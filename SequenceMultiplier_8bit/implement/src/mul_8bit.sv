==> flow/design.v <==
module adder_4bit(
    input logic [3:0] M_4bit_i,
    input logic [3:0] N_4bit_i,
    input logic Cin_4bit_i,
    output logic Cout_4bit_o,
    output logic [3:0] sum_4bit_o
);
    logic tmp_carry_0;
    logic tmp_carry_1;
    logic tmp_carry_2;
    logic tmp_carry_3;
    logic tmp_carry_4;
    logic [3:0] tmp_sum;
    assign tmp_carry_0 = Cin_4bit_i;
    FA full_adder_01 (
    	.x_i (M_4bit_i[0]),
    	.y_i (N_4bit_i[0]),
    	.z_i (tmp_carry_0),
    	.s_o (tmp_sum[0]),
    	.c_o (tmp_carry_1)
    );
    FA full_adder_02 (
    	.x_i (M_4bit_i[1]),
    	.y_i (N_4bit_i[1]),
    	.z_i (tmp_carry_1),
    	.s_o (tmp_sum[1]),
    	.c_o (tmp_carry_2)
    );
    FA full_adder_03 (
    	.x_i (M_4bit_i[2]),
    	.y_i (N_4bit_i[2]),
    	.z_i (tmp_carry_2),
    	.s_o (tmp_sum[2]),
    	.c_o (tmp_carry_3)
    );
    FA full_adder_04 (
    	.x_i (M_4bit_i[3]),
    	.y_i (N_4bit_i[3]),
    	.z_i (tmp_carry_3),
    	.s_o (tmp_sum[3]),
    	.c_o (tmp_carry_4)
    );
    assign sum_4bit_o = tmp_sum;
    assign Cout_4bit_o = tmp_carry_4;
endmodule : adder_4bit
module adder_8bit(
    input logic [7:0] M_i,
    input logic [7:0] N_i,
    output logic [8:0] result_o
);
    logic tmp_cin;
    logic tmp_cout;
    assign tmp_cin = 0;
    adder_4bit full_adder_4bit_01 (
    	.M_4bit_i    (M_i[3:0]),
    	.N_4bit_i    (N_i[3:0]),
    	.Cin_4bit_i  (tmp_cin),
    	.Cout_4bit_o (tmp_cout),
    	.sum_4bit_o  (result_o[3:0])
    );
    adder_4bit full_adder_4bit_02 (
    	.M_4bit_i    (M_i[7:4]),
    	.N_4bit_i    (N_i[7:4]),
    	.Cin_4bit_i  (tmp_cout),
    	.Cout_4bit_o (result_o[8]),
    	.sum_4bit_o  (result_o[7:4])
    );
endmodule : adder_8bit
module brcomp(
    input logic [7:0] operand_a_i,
    input logic [7:0] operand_b_i,
    output logic less_o,
    output logic equal_o
);
    logic [8:0] tmp_value;
    sub_8bit substractor(
        .M_i      (operand_a_i),
        .N_i      (operand_b_i),
        .result_o (tmp_value)
    );
    always_comb begin
        if (tmp_value[8]) begin
            less_o = 1'b1;
            equal_o = 1'b0;
        end 
        else begin
            if (!(|tmp_value[7:0])) begin
                less_o = 1'b0;
                equal_o = 1'b1;
            end
            else begin
                less_o = 1'b0;
                equal_o = 1'b0;                
            end
        end
    end
endmodule : brcomp
module mul_8bit (
    input logic clk_i,
    input logic [4:0] M_i,
    input logic [4:0] N_i,
    output logic [7:0] result_o
);
    logic flag_less_load;
    logic flag_equal_load;
    logic flag_less_shift;
    logic flag_equal_shift;
    logic [5:0]  A_tmp;
    logic [5:0]  Q_tmp;
    logic [5:0]  M_tmp;
    logic [2:0]  count;
    logic [8:0]  sum_01;
    logic [12:0] REG;
    typedef enum logic [2:0] {
    	INIT     = 3'b000,
    	PRE_BOOT = 3'b001,
    	LOAD     = 3'b010,
    	SHIFT    = 3'b011,
    	UPLOAD   = 3'b100,
    	CALC     = 3'b101,
    	SEND     = 3'b110
    } state_e;
    state_e current_state;
    brcomp BR_LOAD(
        .operand_a_i ({5'h0,count}),
        .operand_b_i ({5'h0,3'b100}),
        .less_o      (flag_less_load),
        .equal_o     (flag_equal_load)
    );
    brcomp BR_SHIFT(
        .operand_a_i ({5'h0,count}),
        .operand_b_i ({5'h0,3'b000}),
        .less_o      (flag_less_shift),
        .equal_o     (flag_equal_shift)
    );
    adder_8bit ADD_CALC(
        .M_i      ({2'b0,A_tmp}), 
        .N_i      ({2'b0,M_tmp}), 
        .result_o (sum_01)
    );
    always_ff @(posedge clk_i) begin
        case (current_state)
            INIT: begin
                A_tmp <= 6'h0;
                Q_tmp <= 6'h0;
                M_tmp <= 6'h0;
                count <= 3'h0;
                current_state <= PRE_BOOT;
            end
            PRE_BOOT: begin
                M_tmp <= {1'b0,M_i};
                Q_tmp <= {1'b0,N_i};
                current_state <= LOAD;
            end
            LOAD: begin
                if (flag_less_load & (!flag_equal_load)) begin
                    REG[12:0] <= {A_tmp,Q_tmp,REG[0]};
                    current_state <= SHIFT;
                end
                else begin
                    current_state <= SEND;
                end
            end
            SHIFT: begin
                if ((!flag_less_shift) & (!flag_equal_shift)) begin
                    REG[12:0] <= (REG[12])?({2'b11,REG[12:2]}):({2'b00,REG[12:2]});
                    current_state <= UPLOAD;
                end
                else begin
                    current_state <= UPLOAD;
                end
            end
            UPLOAD: begin
                A_tmp <= REG[12:7];
                Q_tmp <= REG[6:1];
                current_state <= CALC;
            end
            CALC: begin
                case (REG[2:0])
                    3'b000,3'b111: begin
                        A_tmp <= (A_tmp + 6'h0);
                    end
                    3'b001,3'b010: begin
                        A_tmp <= sum_01[5:0];
                    end
                    3'b011: begin
                        A_tmp <= (A_tmp + {M_tmp[4:0],1'b0});
                    end
                    3'b100: begin
                        A_tmp <= (A_tmp + (~({M_tmp[4:0],1'b0}) + 1));
                    end
                    3'b101,3'b110: begin
                        A_tmp <= (A_tmp + (~(M_tmp) + 1));
                    end
                    default: A_tmp <= 6'h0;
                endcase
                count         <= (count + 1);
                current_state <= LOAD; 
            end
            SEND: begin
                result_o <= REG[8:1];
            end
            default: result_o <= 8'h00;
        endcase
    end
endmodule : mul_8bit
module FA(
    input logic x_i,
    input logic y_i,
    input logic z_i,
    output logic s_o,
    output logic c_o
);
    logic sum;
    logic carry;
    always_comb begin
        sum   = ((x_i ^ y_i) ^ z_i);
        carry = (x_i & y_i) | ((x_i ^ y_i) & z_i);
    end
    assign s_o = sum;
    assign c_o = carry;
endmodule : FA
module sub_4bit(
    input logic [3:0] M_4bit_i,
    input logic [3:0] N_4bit_i,
    input logic Cin_4bit_i,
    output logic Cout_4bit_o,
    output logic [3:0] sub_4bit_o
);
    logic tmp_carry_0;
    logic tmp_carry_1;
    logic tmp_carry_2;
    logic tmp_carry_3;
    logic tmp_carry_4;
    logic [3:0] tmp_sub;
    assign tmp_carry_0 = Cin_4bit_i;
    FA full_adder_01 (
    	.x_i (M_4bit_i[0]),
    	.y_i (N_4bit_i[0]),
    	.z_i (tmp_carry_0),
    	.s_o (tmp_sub[0]),
    	.c_o (tmp_carry_1)
    );
    FA full_adder_02 (
    	.x_i (M_4bit_i[1]),
    	.y_i (N_4bit_i[1]),
    	.z_i (tmp_carry_1),
    	.s_o (tmp_sub[1]),
    	.c_o (tmp_carry_2)
    );
    FA full_adder_03 (
    	.x_i (M_4bit_i[2]),
    	.y_i (N_4bit_i[2]),
    	.z_i (tmp_carry_2),
    	.s_o (tmp_sub[2]),
    	.c_o (tmp_carry_3)
    );
    FA full_adder_04 (
    	.x_i (M_4bit_i[3]),
    	.y_i (N_4bit_i[3]),
    	.z_i (tmp_carry_3),
    	.s_o (tmp_sub[3]),
    	.c_o (tmp_carry_4)
    );
    assign sub_4bit_o = tmp_sub;
    assign Cout_4bit_o = tmp_carry_4;
endmodule : sub_4bit
module sub_8bit(
    input logic [7:0] M_i,
    input logic [7:0] N_i,
    output logic [8:0] result_o
);
    logic tmp_cin;
    logic tmp_cout;
    logic tmp_cn;
    assign tmp_cin = 1;
    sub_4bit full_adder_4bit_01 (
    	.M_4bit_i    (M_i[3:0]),
    	.N_4bit_i    (~N_i[3:0]),
    	.Cin_4bit_i  (tmp_cin),
    	.Cout_4bit_o (tmp_cout),
    	.sub_4bit_o  (result_o[3:0])
    );
    sub_4bit full_adder_4bit_02 (
    	.M_4bit_i    (M_i[7:4]),
    	.N_4bit_i    (~N_i[7:4]),
    	.Cin_4bit_i  (tmp_cout),
    	.Cout_4bit_o (tmp_cn),
    	.sub_4bit_o  (result_o[7:4])
    );
    assign result_o[8] = ~tmp_cn & tmp_cin; 
endmodule : sub_8bit
### Reports on mul_8bit

The steps from the RTL of mul_8bit to its reports follow in flow order.
Lines are those of the file above, counted from 1.
Cell names lack the library's common part.
A cell with - has no value.

* top module: mul_8bit
* clock port: clk_i
* library: sky130hd
* timing corner: tt_025C_1v80

### After elaboration

Source: Yosys, flattened and elaborated, memories not mapped. Widths are those after wreduce. Registers that Yosys merges into a memory's read port (data or address) are not register bits. Print and check cells do not count. Equal cells are merged and count once.

* register bits after elaboration: 45
* output and inout port bits: 8
* word-level cells: 93

* $add $sub $neg: 6
* eq/ne operators: 16
* mux-type cells: 15
* bitwise logic cells: 29
* reduce/logical cells: 19

Operators with widths (number)
* 2-to-1 mux 13 bit: 3
* parallel mux 6 bit (select 3 bit): 2
* parallel mux 13 bit (select 2 bit): 1
* parallel mux 6 bit (select 4 bit): 1
* == test 3 bit with constant B: 7
* adder 6 bit: 3
* parallel mux 8 bit (select 2 bit): 1
* parallel mux 3 bit (select 5 bit): 1
* == test 3 x 2 -> 1 bit with constant B: 4
* adder 6 x 1 -> 6 bit with constant B: 2
* NOT 6 bit: 2
* parallel mux 6 bit (select 2 bit): 1
* XOR 1 bit: 11
* AND 1 bit: 10
* OR reduction 2 bit: 4
* nonzero test 2 bit: 3
* == test 3 x 1 -> 1 bit with constant B: 2
* zero test 3 bit: 2
* AND reduction 3 bit: 2
* nonzero test 3 bit: 2
* OR reduction 3 bit: 2
* OR reduction 6 bit: 1
* parallel mux 3 bit (select 2 bit): 1
* nonzero test 5 bit: 1
* OR 1 bit: 4
* inequality test 2 bit with constant B: 2
* adder 3 x 1 -> 3 bit with constant B: 1
* 2-to-1 mux 3 bit: 1

Other operator kinds: 5; their cells: 8.

### Logic depth

Yosys ltp: most cells in a row. Word level: on the elaborated netlist, between registers, memories and ports. Mapped: between sequential cells and ports; inverters and the memories' decode and read muxes count.

* depth in word-level cells: 12
* ABC_AREA: 1
* gate-level depth with buffers: 5
* mapped depth without buffers: 5

### Mapped cells and area

The flow's flattened synthesis, as Yosys stat reports it; memories are mapped. The netlist is that of the ABC_AREA named above (0 if unset); the other value can give another one.
The area totals of this step are shown rounded.

Cell types
* edfxtp_1: number 36, total area 1.08E+03 um^2
* nand2_1: number 38, total area 142.637 um^2
* dfxtp_1: number 5, total area 100.096 um^2
* inv_1: number 21, total area 78.826 um^2
* nor2_1: number 17, total area 63.811 um^2
* ha_1: number 2, total area 25.024 um^2
* o21ai_0: number 5, total area 25.024 um^2
* buf_6: number 2, total area 22.522 um^2
* nor4_4: number 1, total area 21.27 um^2
* buf_2: number 2, total area 10.01 um^2
* o21ai_2: number 1, total area 8.758 um^2
* xor2_1: number 1, total area 8.758 um^2
* inv_2: number 1, total area 3.754 um^2

* mapped cells: 132
* synthesis area: 1590 um^2
* sequential area: 1180 um^2
* flip-flops: 41
* buffers: 4

### Timing after synthesis

Path of least setup slack by OpenSTA after synthesis, without wires, with an ideal clock, recovery checks aside; 20% of the period is set as input and as output delay. Where synthesis merged equal registers, the netlist keeps one of their names.

* path type: reg2reg
* from: register count[1]
* to: register REG[10]
* period: 1.99 ns
* setup time: 0.378 ns
* launch time at the first pin: 0.000 ns
* arrival: 1.148 ns
* setup slack: 0.464 ns
* delay of the path: 1.526 ns
* stages on the path: 6
* buffers on the path: 0
* synthesis period reached: 1.526 ns

"delay of the path" = arrival - input delay + setup time.
"stages on the path": output pins that drive a net of the path, with the launching flip-flop's if there is one; two outputs of one cell count as two.
"synthesis period reached" is the clock period less the worst setup slack; recovery checks do not enter. This is arithmetic on one report: input and output delays are still those of the set period (20% each).
The rows between start and end are the longest chain of elaborated cells between them; the timing report does not say that the signal goes this way. Where chains are equally long, one stands for them.
Each line given opens the expression or statement behind the cell; cells for indexed reads and writes are added by Yosys, which also makes memories of some case tables.
The path ends at the enable pin of a flip-flop; only ways to that pin are counted.

* path through: edfxtp_1 inv_1 ha_1 nand2_1 nor2_1 nor2_1
* length of the longest elaborated chain: 7
* elaborated cells between the ends (all ways): 9
* RTL lines with such cells: 3
* classes of those cells: eq/ne: 2; mux: 2; logic: 1; reduce/logical: 4

RTL lines, path after synthesis
* start, declared: line 111 `logic [2:0]  count;`
* start, assigned: line 147 `count <= 3'h0;`
* start, assigned: line 197 `count         <= (count + 1);`
* OR reduction 3 bit: line 87 `if (!(|tmp_value[7:0])) begin`
* 2-to-1 mux 1 bit: line 87
* 2-to-1 mux 1 bit: line 82 `if (tmp_value[8]) begin`
* zero test 1 bit: line 156 `if (flag_less_load & (!flag_equal_load)) begin`
* AND 1 bit: line 156
* inequality test 2 bit
* AND reduction 3 bit
* end, assigned: line 157 `REG[12:0] <= {A_tmp,Q_tmp,REG[0]};`
* end, assigned: line 166 `REG[12:0] <= (REG[12])?({2'b11,REG[12:2]}):({2'b00,REG[12:2]});`
* end, declared: line 113 `logic [12:0] REG;`

### Path in the finished layout

From the final timing report of run 1: the path of least setup slack in the routed layout; clock arrival at registers is part of the times.

* path type: reg2reg
* from: register count[1]
* to: register REG[3]
* period: 2.26 ns
* setup time: 0.28 ns
* launch time at the first pin: 0.29 ns
* arrival: 1.68 ns
* setup slack: 0.58 ns
* stages on the path: 7
* buffers on the path: 1

The rows between start and end are the longest chain of elaborated cells between them; the timing report does not say that the signal goes this way. Where chains are equally long, one stands for them.
The path ends at the enable pin of a flip-flop; only ways to that pin are counted.

* path through: edfxtp_1 inv_1 ha_1 nand2_1 nor2_1 nor2_1 buf_4
* length of the longest elaborated chain: 7
* elaborated cells between the ends (all ways): 9
* RTL lines with such cells: 3
* classes of those cells: eq/ne: 2; mux: 2; logic: 1; reduce/logical: 4

RTL lines, path post-layout
* start, declared: line 111 `logic [2:0]  count;`
* start, assigned: line 147 `count <= 3'h0;`
* start, assigned: line 197 `count         <= (count + 1);`
* OR reduction 3 bit: line 87 `if (!(|tmp_value[7:0])) begin`
* 2-to-1 mux 1 bit: line 87
* 2-to-1 mux 1 bit: line 82 `if (tmp_value[8]) begin`
* zero test 1 bit: line 156 `if (flag_less_load & (!flag_equal_load)) begin`
* AND 1 bit: line 156
* inequality test 2 bit
* AND reduction 3 bit
* end, assigned: line 157 `REG[12:0] <= {A_tmp,Q_tmp,REG[0]};`
* end, assigned: line 166 `REG[12:0] <= (REG[12])?({2'b11,REG[12:2]}):({2'b00,REG[12:2]});`
* end, declared: line 113 `logic [12:0] REG;`

Appendix: measured runs

2 stored runs of mul_8bit in the flow (synthesis by Yosys, layout by OpenROAD, sky130hd cells), in arbitrary order. Constraints: input delay and output delay 20% of the set period each, output load 0.01 pF.
"period reached": clock period set for the run, less the worst setup slack. It is reckoned from that one timing run; input and output delays stay at 20% of the period that was set.
"worst path time": the worst setup path's part of the clock period (all of it between registers, 20% less for each end at a port) less its slack. A launch clock that arrives late makes it longer, a capture clock that arrives late makes it shorter.
"total power of the final layout": no workload was simulated; the value follows from the tool's default switching activity.
Values from the reports are rounded here.

### Run 1

Settings: `period_ns=2.26`, `CORE_UTILIZATION=39`, `SETUP_SLACK_MARGIN=-0.01`, `PLACE_DENSITY=0.59`, `CELL_PAD_IN_SITES_DETAIL_PLACEMENT=0`, `ABC_AREA=1`, `GPL_ROUTABILITY_DRIVEN=0`, `CTS_CLUSTER_SIZE=100`, `CTS_CLUSTER_DIAMETER=25`, `CAP_MARGIN=40`, `MAX_ROUTING_LAYER=met5`, `CORE_MARGIN=2`, `SLEW_MARGIN=20`

- Total power of the final layout: 1,370 µW
- Area of the synthesized netlist: 1,590 um^2
- Period reached: 1.680 ns
- Smallest setup slack: 0.580 ns
- Die outline area: 4,610 um^2
- Worst path time: 1.68 ns
- Class of the worst setup path: reg2reg
- Final setup TNS: 0.000 ns
- Post-route utilization: 0.461

### Run 2

Settings: `period_ns=1.86`, `CORE_UTILIZATION=41`, `SETUP_SLACK_MARGIN=0.53`, `PLACE_DENSITY_LB_ADDON=0.05`, `CELL_PAD_IN_SITES_DETAIL_PLACEMENT=0`, `TNS_END_PERCENT=60`, `CTS_CLUSTER_SIZE=93`, `MIN_ROUTING_LAYER=met2`, `CAP_MARGIN=20`, `CORE_MARGIN=2`, `SLEW_MARGIN=20`

- Total power of the final layout: 1,530 µW
- Area of the synthesized netlist: 1,560 um^2
- Period reached: 1.313 ns
- Smallest setup slack: 0.547 ns
- Die outline area: 4,320 um^2
- Worst path time: 0.94 ns
- Class of the worst setup path: reg2out
- Final setup TNS: 0.000 ns
- Post-route utilization: 0.52
